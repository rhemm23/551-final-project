==> flow/design.v <==
module SPI_ADC128S(clk,rst_n,SS_n,SCLK,MISO,MOSI,A2D_data,cmd,rdy);
  input clk,rst_n;			 
  input SS_n;				 
  input SCLK;				 
  input MOSI;				 
  input [15:0] A2D_data;	 
  output MISO;				 
  output reg rdy;			 
  output [15:0] cmd;		 
  typedef enum reg[1:0] {IDLE,SKIP_1st,WAIT_SSn} state_t;
  state_t state,nstate;
  reg [15:0] shft_reg_tx;	 
  reg [15:0] shft_reg_rx;	 
  reg SCLK_ff1,SCLK_ff2;	 
  logic ld_shft_reg, shift_tx, shift_rx, clr_rdy, set_rdy;
  wire SCLK_fall,SCLK_rise;
  always_ff @(posedge clk, negedge rst_n)
    if (!rst_n)
	  begin
	    SCLK_ff1 <= 1'b1;
	    SCLK_ff2 <= 1'b1;
	  end
	else
	  begin
	    SCLK_ff1 <= SCLK;
		SCLK_ff2 <= SCLK_ff1;
	  end  
  assign SCLK_fall = ~SCLK_ff1 & SCLK_ff2;
  assign SCLK_rise = SCLK_ff1 & ~SCLK_ff2;
  always_ff @(posedge clk, negedge rst_n)
    if (!rst_n)
	  rdy <= 1'b0;
	else if (clr_rdy)
	  rdy <= 1'b0;
	else if (set_rdy)
	  rdy <= 1'b1;
  always_ff @(posedge clk, negedge rst_n)
    if (!rst_n)
	  shft_reg_tx <= 16'h0000;
	else if (shift_tx)
	  shft_reg_tx <= {shft_reg_tx[14:0],1'b0};
	else if (clr_rdy)				 
	  shft_reg_tx <= A2D_data;
  always_ff @(posedge clk, negedge rst_n)
    if (!rst_n)
	  shft_reg_rx <= 16'h0000;
	else if (shift_rx)
	  shft_reg_rx <= {shft_reg_rx[14:0],MOSI};	
  always @(posedge clk, negedge rst_n)
    if (!rst_n)
	  state <= IDLE;
	else
	  state <= nstate;
  always_comb
    begin
	  ld_shft_reg = 0;
      shift_tx = 0;
	  shift_rx = 0;
      clr_rdy = 0;
	  set_rdy = 0;
      nstate = IDLE;	  
      case (state)
        IDLE : begin
          if (!SS_n) begin
		    clr_rdy = 1;
            nstate = SKIP_1st;
          end
        end
		SKIP_1st : begin		
		  shift_rx = SCLK_rise;
		  if (SCLK_fall)
		    nstate = WAIT_SSn;
		  else
		    nstate = SKIP_1st;
		end
		WAIT_SSn : begin
		  shift_tx = SCLK_fall;
		  shift_rx = SCLK_rise;
		  if (SS_n) begin
		    nstate = IDLE;
			set_rdy = 1;
		  end else
		    nstate = WAIT_SSn;
		end
      endcase
    end
  assign MISO = (SS_n) ? 1'bz : shft_reg_tx[15];
  assign cmd = shft_reg_rx[15:0];
endmodule  
## Reports on SPI_ADC128S

Tool output for the design above, in the order of the flow.
Line numbers count from 1 in the design file above.
Operators: Yosys type, input widths -> output width; for muxes data width and select width s.
Library cell names are shortened.
A cell with n/a has no value.

| inputs | value |
|---|---|
| top module | SPI_ADC128S |
| clock input | clk |
| cell library | sky130hd |
| timing corner | tt_025C_1v80 |

## Elaborated design

Source: Yosys, flattened and elaborated, memories not mapped. Widths are those after wreduce. Registers that Yosys merges into a memory's read port (data or address) are not register bits. Print and check cells do not count.

| storage and ports | value |
|---|---|
| input port bits | 21 |
| memory bits (read-only) | 0 |
| word-level cells | 31 |
| word width x clocked read ports | 0 |
| bits in latches | 0 |
| bits in writable memories | 0 |
| register bits | 37 |
| memories kept | 0 |

| operators by class | value |
|---|---|
| eq/ne operators | 2 |
| $lt $le $gt $ge | 0 |
| bitwise gates (word level) | 4 |
| muxes and demuxes | 15 |
| shift operators | 0 |
| div/mod/pow operators | 0 |
| $add $sub $neg | 0 |
| $mul | 0 |
| reductions and logical operators | 4 |

Operator list:

| operator | number |
|---|---|
| $mux 16 | 2 |
| $mux 1 | 10 |
| $pmux 2 s3 | 1 |
| $reduce_bool 2->1 | 2 |
| $mux 2 | 2 |
| $and 1x1->1 | 2 |
| $not 1->1 | 2 |
| $eq 2x1->1 const B | 1 |
| $eq 2x2->1 const B | 1 |
| $logic_not 2->1 | 1 |
| $reduce_or 2->1 | 1 |

## Logic depth

Yosys ltp: most cells in a row. Word level: on the elaborated netlist, between registers, memories and ports. Mapped: between sequential cells and ports; inverters and the memories' decode and read muxes count.

| logic depth | value |
|---|---|
| depth after elaboration | 4 |
| ABC_AREA | 0 |
| gate-level depth with buffers | 5 |

## After synthesis

The flow's flattened synthesis, as Yosys stat reports it; memories are mapped. The netlist is that of the ABC_AREA named above (0 if unset); the other value can give another one.

| synthesis totals | value |
|---|---|
| cell area after synthesis | 1626.6 um^2 |
| buffers | 6 |
| cell count | 121 |
| flip-flop cells | 38 |
| sequential part of the area | 954.7 um^2 |

Cell types:

| type | number |
|---|---|
| dfrtp_1 | 35 |
| mux2i_1 | 16 |
| mux2_4 | 10 |
| dfstp_2 | 3 |
| a21oi_1 | 15 |
| mux2_2 | 6 |
| nor2_1 | 16 |
| buf_12 | 2 |
| o211ai_4 | 1 |
| inv_1 | 5 |
| buf_6 | 1 |
| buf_2 | 2 |
| o21ai_0 | 2 |
| nor2b_2 | 1 |
| a21o_1 | 1 |
| nand3b_1 | 1 |
| o21a_1 | 1 |
| nand2b_1 | 1 |

Other cell types: 2; their cells: 2.

## Path before layout

Source: OpenSTA report_checks on the synthesized netlist (no wires, ideal clock, input and output delay 20% of the period each), path of least setup slack; recovery checks are left aside. Register names are those of the netlist, which keeps one name where synthesis merged equal registers.

| timing path after synthesis | value |
|---|---|
| kind | register -> register |
| start point | register state |
| end point | register shft_reg_rx[10] |
| slack | 219 ps |
| launch time at the first pin | 0 ps |
| driving pins on the path | 4 |
| clock period | 1530 ps |
| path delay | 1311 ps |
| arrival time | 1186 ps |
| buffers on the path | 1 |
| synthesis period reached | 1311 ps |

"path delay" is the arrival time less input delay plus setup time.
"driving pins on the path" counts driving pins, that of a launching flip-flop among them; a cell with two outputs on the path counts twice.
"synthesis period reached" = period - worst setup slack (recovery checks aside). The figure is calculated, with input and output delays left at 20% of the set period.
Where an end lacks its bit number, it is one bit of the signal, or one of the new flip-flops if synthesis recoded a state register.

| on the way, after synthesis | value |
|---|---|
| cells stage by stage | dfrtp_1 -> o211ai_4 -> buf_12 -> mux2_4 |

RTL lines, path after synthesis:

| element | line | RTL |
|---|---|---|
| from (decl) | 11 | `state_t state,nstate;` |
| from (assign) | 51 | `state <= IDLE;` |
| from (assign) | 53 | `state <= nstate;` |
| to (assign) | 46 | `shft_reg_rx <= 16'h0000;` |
| to (assign) | 48 | `shft_reg_rx <= {shft_reg_rx[14:0],MOSI};` |
| to (decl) | 13 | `reg [15:0] shft_reg_rx;` |

No chain of elaborated cells between the ends is given.

## Path in the finished layout

From the final timing report of job 1: the path of least setup slack in the routed layout; clock arrival at registers is part of the times.
The report prints the path's times to 10 ps; the period is as set.

| timing path after layout | value |
|---|---|
| kind | register -> register |
| start point | register SCLK_ff2 |
| end point | register shft_reg_rx[14] |
| arrival time | 1530 ps |
| slack | 120 ps |
| buffers on the path | 1 |
| driving pins on the path | 5 |
| launch time at the first pin | 280 ps |
| clock period | 1480 ps |

Between the ends stands the longest chain of elaborated cells between them, by number of cells; it is not shown to be the way that was timed. Of several equally long chains one is given.
Each line given opens the expression or statement behind the cell; cells for indexed reads and writes are added by Yosys, which also makes memories of some case tables.

| on the way, after layout | value |
|---|---|
| cells stage by stage | dfstp_2 -> inv_1 -> o211ai_4 -> buf_4 -> mux2_4 |
| length of the longest elaborated chain | 3 |
| elaborated cells on any way between the ends | 3 |
| RTL lines with such cells | 2 |
| classes of those cells | mux: 1; logic: 2 |

RTL lines, path after layout:

| element | line | RTL |
|---|---|---|
| from (decl) | 14 | `reg SCLK_ff1,SCLK_ff2;` |
| from (assign) | 21 | `SCLK_ff2 <= 1'b1;` |
| from (assign) | 26 | `SCLK_ff2 <= SCLK_ff1;` |
| $not 1->1 | 29 | `assign SCLK_rise = SCLK_ff1 & ~SCLK_ff2;` |
| $and 1x1->1 | 29 |  |
| $mux 1 | 62 | `case (state)` |
| to (assign) | 46 | `shft_reg_rx <= 16'h0000;` |
| to (assign) | 48 | `shft_reg_rx <= {shft_reg_rx[14:0],MOSI};` |
| to (decl) | 13 | `reg [15:0] shft_reg_rx;` |

2 stored runs of SPI_ADC128S in the flow (synthesis by Yosys, layout by OpenROAD, sky130hd cells), in arbitrary order. Constraints: input delay and output delay 20% of the set period each, output load 0.01 pF.
"power consumption": no workload was simulated; the value follows from the tool's default switching activity.

#### Job 1

| setting | value |
|---|---|
| period_ns | `1.48` |
| SETUP_SLACK_MARGIN | `0.01` |
| CAP_MARGIN | `20` |
| CORE_MARGIN | `2` |
| CORE_UTILIZATION | `40` |
| SLEW_MARGIN | `20` |

| result | value |
|---|---|
| total die area | 4592.8 um^2 |
| standard-cell area after layout | 2160.8 um^2 |
| synthesis area | 1626.6 um^2 |
| utilization of the finished layout | 0.548 |
| post-route setup TNS | 0 ps |
| worst setup slack after layout | 121 ps |
| power consumption | 3158 µW |

#### Job 2

| setting | value |
|---|---|
| period_ns | `1.19` |
| CORE_UTILIZATION | `53` |
| SETUP_SLACK_MARGIN | `0.05` |
| PLACE_DENSITY_LB_ADDON | `0.13` |
| CORE_MARGIN | `10` |
| CELL_PAD_IN_SITES_DETAIL_PLACEMENT | `1` |
| TNS_END_PERCENT | `95` |
| ABC_AREA | `1` |
| CAP_MARGIN | `15` |
| SLEW_MARGIN | `20` |

Not finished: placement ended with error DPL-0033.
