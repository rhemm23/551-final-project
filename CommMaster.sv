==> flow/design.v <==
module CommMaster(cmd_cmplt, TX, cmd, send_cmd, clk, rst_n);
typedef enum reg [1:0] {IDLE, BYTE1, BYTE2} state_t;
	state_t state, nxt_state;
output TX;
output logic cmd_cmplt;
input send_cmd, clk,rst_n;
input [15:0] cmd;
reg [7:0] cmd_lower;
wire [7:0] cmd_sel;
wire tx_done;
logic trmt, sel;  
UART_tx tx(.tx_done(tx_done), .TX(TX), .trmt(trmt), .tx_data(cmd_sel), .clk(clk), .rst_n(rst_n));
always_ff @(posedge clk)
	if(send_cmd)
		cmd_lower <= cmd[7:0];  
assign cmd_sel = sel ? cmd[15:8] : cmd_lower;  
always_ff @(posedge clk, negedge rst_n)
	if(!rst_n)
		state <= IDLE;
	else
		state <= nxt_state;
always_comb begin
	nxt_state = IDLE;
	sel = 1;  
	trmt = 0;
	cmd_cmplt = 0;
	case(state)
		IDLE: if(send_cmd) begin  
			sel = 1;  
			trmt = 1;
			nxt_state = BYTE1;
		end
		BYTE1: if(tx_done) begin  
			sel = 0;  
			trmt = 1;
			nxt_state = BYTE2;
		end else
			nxt_state = BYTE1;
		BYTE2: if(tx_done) begin  
			cmd_cmplt = 1;
			nxt_state = IDLE;
		end else
			nxt_state = BYTE2;
		default: nxt_state = IDLE;
	endcase
end
endmodule
module UART_tx(tx_done, TX, trmt, tx_data, clk, rst_n);
typedef enum reg [1:0] {IDLE, START, TXS} state_t;
	state_t state, nxt_state;
input clk, rst_n, trmt;
input [7:0] tx_data;
output TX;
output reg tx_done;
reg [12:0] baud_cnt;
reg [3:0] bit_cnt;
reg [9:0] tx_shft_reg;
reg load, shift, transmitting, clr_done, set_done;  
wire [1:0] load_and_shift;
assign load_and_shift = {load, shift};
always_ff @(posedge clk)
	if(load)
		bit_cnt <= 4'h0;
	else if(shift)
		bit_cnt <= bit_cnt+1;
always_ff @(posedge clk)
	if(load || shift)
		baud_cnt <= 13'h0000;
	else if(transmitting)
		baud_cnt <= baud_cnt+1;
assign shift = (baud_cnt == 13'h1458);  
always_ff @(posedge clk, negedge rst_n)
	if(!rst_n)
		tx_shft_reg <= 9'h1ff;  
	else if(load)
		tx_shft_reg <= {1'b1, tx_data, 1'b0};
	else if(shift)
		tx_shft_reg <= tx_shft_reg >> 1;
assign TX = tx_shft_reg[0];  
always_ff @(posedge clk, negedge rst_n)
	if(!rst_n)
		tx_done <= 1'b0;
	else if(clr_done)
		tx_done <= 1'b0;
	else if(set_done)
		tx_done <= 1'b1;
always_ff @(posedge clk, negedge rst_n)
	if(!rst_n)
		state <= IDLE;
	else
		state <= nxt_state;
always_comb begin
	nxt_state = IDLE;
	load = 0;
	transmitting = 0;
	clr_done = 0;
	set_done = 0;
	case(state)
		IDLE: if(trmt) begin
				nxt_state = START;
				clr_done = 1;
				load = 1;
			end
		START: begin
			nxt_state = TXS;
			transmitting = 1;
			end
		TXS: if(bit_cnt == 4'h9) begin  
				nxt_state = IDLE;
				set_done = 1;
			end else begin
				nxt_state = TXS;
				transmitting = 1;
			end
		default: nxt_state = IDLE;
	endcase
end
endmodule
From RTL to reports: CommMaster
Tool output for the design above, in the order of the flow.
Line numbers count from 1 in the design file above.
Operators: Yosys type, input widths -> output width; for muxes data width and select width s.
Library cell names are shortened.
{"block": "design", "design": "CommMaster", "clk_port": "clk", "lib": "sky130hd", "lib_corner": "tt_025C_1v80"}

Word level
Yosys after proc, flatten, opt, wreduce and memory -nomap, before mapping. Memory bits, and registers merged into a memory's read port (data or address), are not among the register bits. Print and check cells are not counted.
{"block": "classes", "n_addsub": 2, "mul": 0, "div_mod_pow": 0, "compare": 0, "n_eq": 6, "shifts": 0, "muxes": 24, "bitwise": 0, "n_reduce_logical": 5}
{"block": "op_table", "cell": "$mux 10", "n": 2}
{"block": "op_table", "cell": "$mux 1", "n": 14}
{"block": "op_table", "cell": "$add 13x1->13 const B", "n": 1}
{"block": "op_table", "cell": "$eq 13x13->1 const B", "n": 1}
{"block": "op_table", "cell": "$pmux 2 s3", "n": 2}
{"block": "op_table", "cell": "$mux 8", "n": 1}
{"block": "op_table", "cell": "$mux 2", "n": 3}
{"block": "op_table", "cell": "$eq 2x1->1 const B", "n": 2}
{"block": "op_table", "cell": "$eq 2x2->1 const B", "n": 2}
{"block": "op_table", "cell": "$logic_not 2->1", "n": 2}
{"block": "op_table", "cell": "$reduce_bool 2->1", "n": 2}
{"block": "op_table", "cell": "$add 4x1->4 const B", "n": 1}
{"block": "op_table", "cell": "$eq 4x4->1 const B", "n": 1}
{"block": "op_table", "cell": "$pmux 1 s2", "n": 2}
{"block": "op_table", "cell": "$logic_or 1x1->1", "n": 1}
{"block": "word_totals", "reg_bits": 40, "latchBits": 0, "mem_bits_rw": 0, "romBits": 0, "clocked_rd_ports_x_width": 0, "mem_count": 0, "wordCells": 44}

Logic depth
Longest topological path by Yosys (ltp), each cell counted once; first at word level (registers and memories cut), then after technology mapping (sequential cells cut; the memories' decode and read muxes count).
{"block": "logic_depth", "depth_word": 5, "ABC_AREA": 0, "depth_mapped": 9}

Netlist
Yosys stat after the flow's synthesis: flattened, memories mapped to cells. It holds for the ABC_AREA given above (unset counts as 0); a run with the other value may have another netlist.
{"block": "mapped", "mapped_cells": 175, "area_um2": 1930.6, "ffs": 42, "buffers": 7}
{"block": "types", "type": "dfxtp_1", "n": 17, "type_area_um2": 340.326}
{"block": "types", "type": "dfstp_2", "n": 11, "type_area_um2": 289.027}
{"block": "types", "type": "edfxtp_1", "n": 8, "type_area_um2": 240.23}
{"block": "types", "type": "mux2_2", "n": 18, "type_area_um2": 202.694}
{"block": "types", "type": "dfrtp_1", "n": 6, "type_area_um2": 150.144}
{"block": "types", "type": "xnor2_1", "n": 11, "type_area_um2": 96.342}
{"block": "types", "type": "nand2_1", "n": 15, "type_area_um2": 56.304}
{"block": "types", "type": "nor2_1", "n": 15, "type_area_um2": 56.304}
{"block": "types", "type": "ha_1", "n": 4, "type_area_um2": 50.048}
{"block": "types", "type": "nand3_1", "n": 8, "type_area_um2": 40.038}
{"block": "types", "type": "nand4_1", "n": 6, "type_area_um2": 37.536}
{"block": "types", "type": "nor4_1", "n": 5, "type_area_um2": 31.28}
{"block": "types", "type": "a21oi_1", "n": 6, "type_area_um2": 30.029}
{"block": "types", "type": "nor4b_2", "n": 2, "type_area_um2": 30.029}
{"block": "types", "type": "inv_1", "n": 7, "type_area_um2": 26.275}
{"block": "types", "type": "buf_6", "n": 2, "type_area_um2": 22.522}
{"block": "types", "type": "o211ai_1", "n": 3, "type_area_um2": 22.522}
{"block": "types", "type": "or4_1", "n": 3, "type_area_um2": 22.522}
Not listed: further types 19, cells in them 28.
By module: a second synthesis without flattening, with its own total; a netlist apart from the flattened one above.
{"block": "unflattened", "cells_unflattened": 184, "hier_area_um2": 1900.6}
Each row is one instance without its submodules.
{"block": "modules", "module": "UART_tx", "instances": 1, "cells": 155, "area_um2": 1438.9, "mod_seq_area_um2": 703.2}
{"block": "modules", "module": "CommMaster", "instances": 1, "cells": 29, "area_um2": 461.7, "mod_seq_area_um2": 316.6}

Path before layout
Path of least setup slack by OpenSTA after synthesis, without wires, with an ideal clock, recovery checks aside; 20% of the period is set as input and as output delay. Where synthesis merged equal registers, the netlist keeps one of their names.
{"block": "synth_path", "kind": "input -> register", "startpoint": "input port send_cmd", "endpoint": "register tx.tx_shft_reg[4]", "tclk_ns": 2.65, "setup_time_ns": 0.082, "launch_ns": 0.530, "t_arrival_ns": 1.890, "required_ns": 2.568, "path_slack_ns": 0.678, "delay_ns": 1.442, "path_stages": 7, "period_less_setup_slack_ns": 1.972}
"delay_ns" = arrival - input delay + setup time.
"path_stages": output pins that drive a net of the path, with the launching flip-flop's if there is one; two outputs of one cell count as two.
"period_less_setup_slack_ns" = period - worst setup slack (recovery checks aside). The figure is calculated, with input and output delays left at 20% of the set period.
Between the ends stands the longest chain of elaborated cells between them, by number of cells; it is not shown to be the way that was timed. Of several equally long chains one is given.
Each line given opens the expression or statement behind the cell; cells for indexed reads and writes are added by Yosys, which also makes memories of some case tables.
A register here has more assigning lines than the two given.
{"block": "synth_via", "cell_sequence": "nand2_1 a21bo_1 buf_2 inv_2 clkbuf_1 mux2_2 mux2_2", "elab_chain_cells": 5}
{"block": "synth_rtl", "element": "start: declaration", "line": 6, "source": "input send_cmd, clk,rst_n;"}
{"block": "synth_rtl", "element": "$mux 1", "line": 28, "source": "IDLE: if(send_cmd) begin"}
{"block": "synth_rtl", "element": "$pmux 1 s2", "line": 27, "source": "case(state)"}
{"block": "synth_rtl", "element": "$mux 1", "line": 99, "source": "IDLE: if(trmt) begin"}
{"block": "synth_rtl", "element": "$mux 1", "line": 98, "source": "case(state)"}
{"block": "synth_rtl", "element": "$mux 10", "line": 75, "source": "else if(load)"}
{"block": "synth_rtl", "element": "end: assignment", "line": 76, "source": "tx_shft_reg <= {1'b1, tx_data, 1'b0};"}
{"block": "synth_rtl", "element": "end: assignment", "line": 78, "source": "tx_shft_reg <= tx_shft_reg >> 1;"}
{"block": "synth_rtl", "element": "end: declaration", "line": 57, "source": "reg [9:0] tx_shft_reg;"}
Some nets on the timed path still bear RTL names; the line given drives or declares the net.
{"block": "synth_nets", "signal": "tx.clr_done", "line": 98}

Worst path after layout
Path of least setup slack in the final report of job 1 (OpenROAD, finished layout, wires in). Where an end is a register, its clock arrival counts in the times.
{"block": "layout_path", "kind": "register -> register", "startpoint": "register tx.bit_cnt[1]", "endpoint": "register tx.baud_cnt[11]", "tclk_ns": 2.21, "setup_time_ns": 0.06, "launch_ns": 0.30, "t_arrival_ns": 1.91, "required_ns": 2.44, "path_slack_ns": 0.54, "path_stages": 7}
Between the ends stands the longest chain of elaborated cells between them, by number of cells; it is not shown to be the way that was timed. Of several equally long chains one is given.
{"block": "layout_via", "cell_sequence": "dfxtp_2 inv_2 ha_4 and4bb_1 or2_4 or4_4 a21oi_2", "elab_chain_cells": 3}
{"block": "layout_rtl", "element": "start: declaration", "line": 56, "source": "reg [3:0] bit_cnt;"}
{"block": "layout_rtl", "element": "start: assignment", "line": 63, "source": "bit_cnt <= 4'h0;"}
{"block": "layout_rtl", "element": "start: assignment", "line": 65, "source": "bit_cnt <= bit_cnt+1;"}
{"block": "layout_rtl", "element": "$eq 4x4->1", "line": 108, "source": "TXS: if(bit_cnt == 4'h9) begin"}
{"block": "layout_rtl", "element": "$mux 1", "line": 108}
{"block": "layout_rtl", "element": "$pmux 1 s2", "line": 98, "source": "case(state)"}
{"block": "layout_rtl", "element": "end: assignment", "line": 68, "source": "baud_cnt <= 13'h0000;"}
{"block": "layout_rtl", "element": "end: assignment", "line": 70, "source": "baud_cnt <= baud_cnt+1;"}
{"block": "layout_rtl", "element": "end: declaration", "line": 55, "source": "reg [12:0] baud_cnt;"}

==> runs of CommMaster <==
Flow measurements of CommMaster on sky130hd: 2 stored runs with different settings, listed in no order. Input and output delays are each 20% of the period that was set; the output load is 0.01 pF.
"clock_period_reached_ns" = clock period - worst setup slack. The figure is calculated, with input and output delays left at 20% of the set period.
"worst_path_allowed_less_slack_ns" = time allowed to the worst setup path (clock period - input delay - output delay, where it has them) - its slack; a late launch clock adds to it, a late capture clock takes from it.

{"run": "job 1", "settings": { "period_ns": 2.21, "CORE_UTILIZATION": 39, "SETUP_SLACK_MARGIN": 0.53, "PLACE_DENSITY": 0.92, "CELL_PAD_IN_SITES_GLOBAL_PLACEMENT": 3, "CELL_PAD_IN_SITES_DETAIL_PLACEMENT": 1, "TNS_END_PERCENT": 40, "GPL_ROUTABILITY_DRIVEN": 1, "MIN_ROUTING_LAYER": "met1", "CAP_MARGIN": 20, "CORE_MARGIN": 2, "SLEW_MARGIN": 20 }, "results": { "worstSetupSlack_ns": 0.536, "worst_hold_slack_ns": 0.466, "yosys.chip_area_um2": 1930.6, "fin_util_pct": 54.0, "clock_period_reached_ns": 1.674, "final_stdcell_area_um2": 2568.7, "final_die_area_um2": 5529.4, "final_setup_tns_ns": 0.000, "worst_path_allowed_less_slack_ns": 1.67, "critical_path_type": "register -> register" }}
{"run": "job 2", "settings": { "period_ns": 1.76, "CORE_UTILIZATION": 66, "SETUP_SLACK_MARGIN": 0.32, "PLACE_DENSITY_LB_ADDON": 0.01, "CELL_PAD_IN_SITES_GLOBAL_PLACEMENT": 1, "CELL_PAD_IN_SITES_DETAIL_PLACEMENT": 2, "GPL_ROUTABILITY_DRIVEN": 0, "MIN_ROUTING_LAYER": "met2", "CAP_MARGIN": 20, "CORE_MARGIN": 2, "SLEW_MARGIN": 20 }, "outcome": "no final report: placement broke off with FLW-0024"}
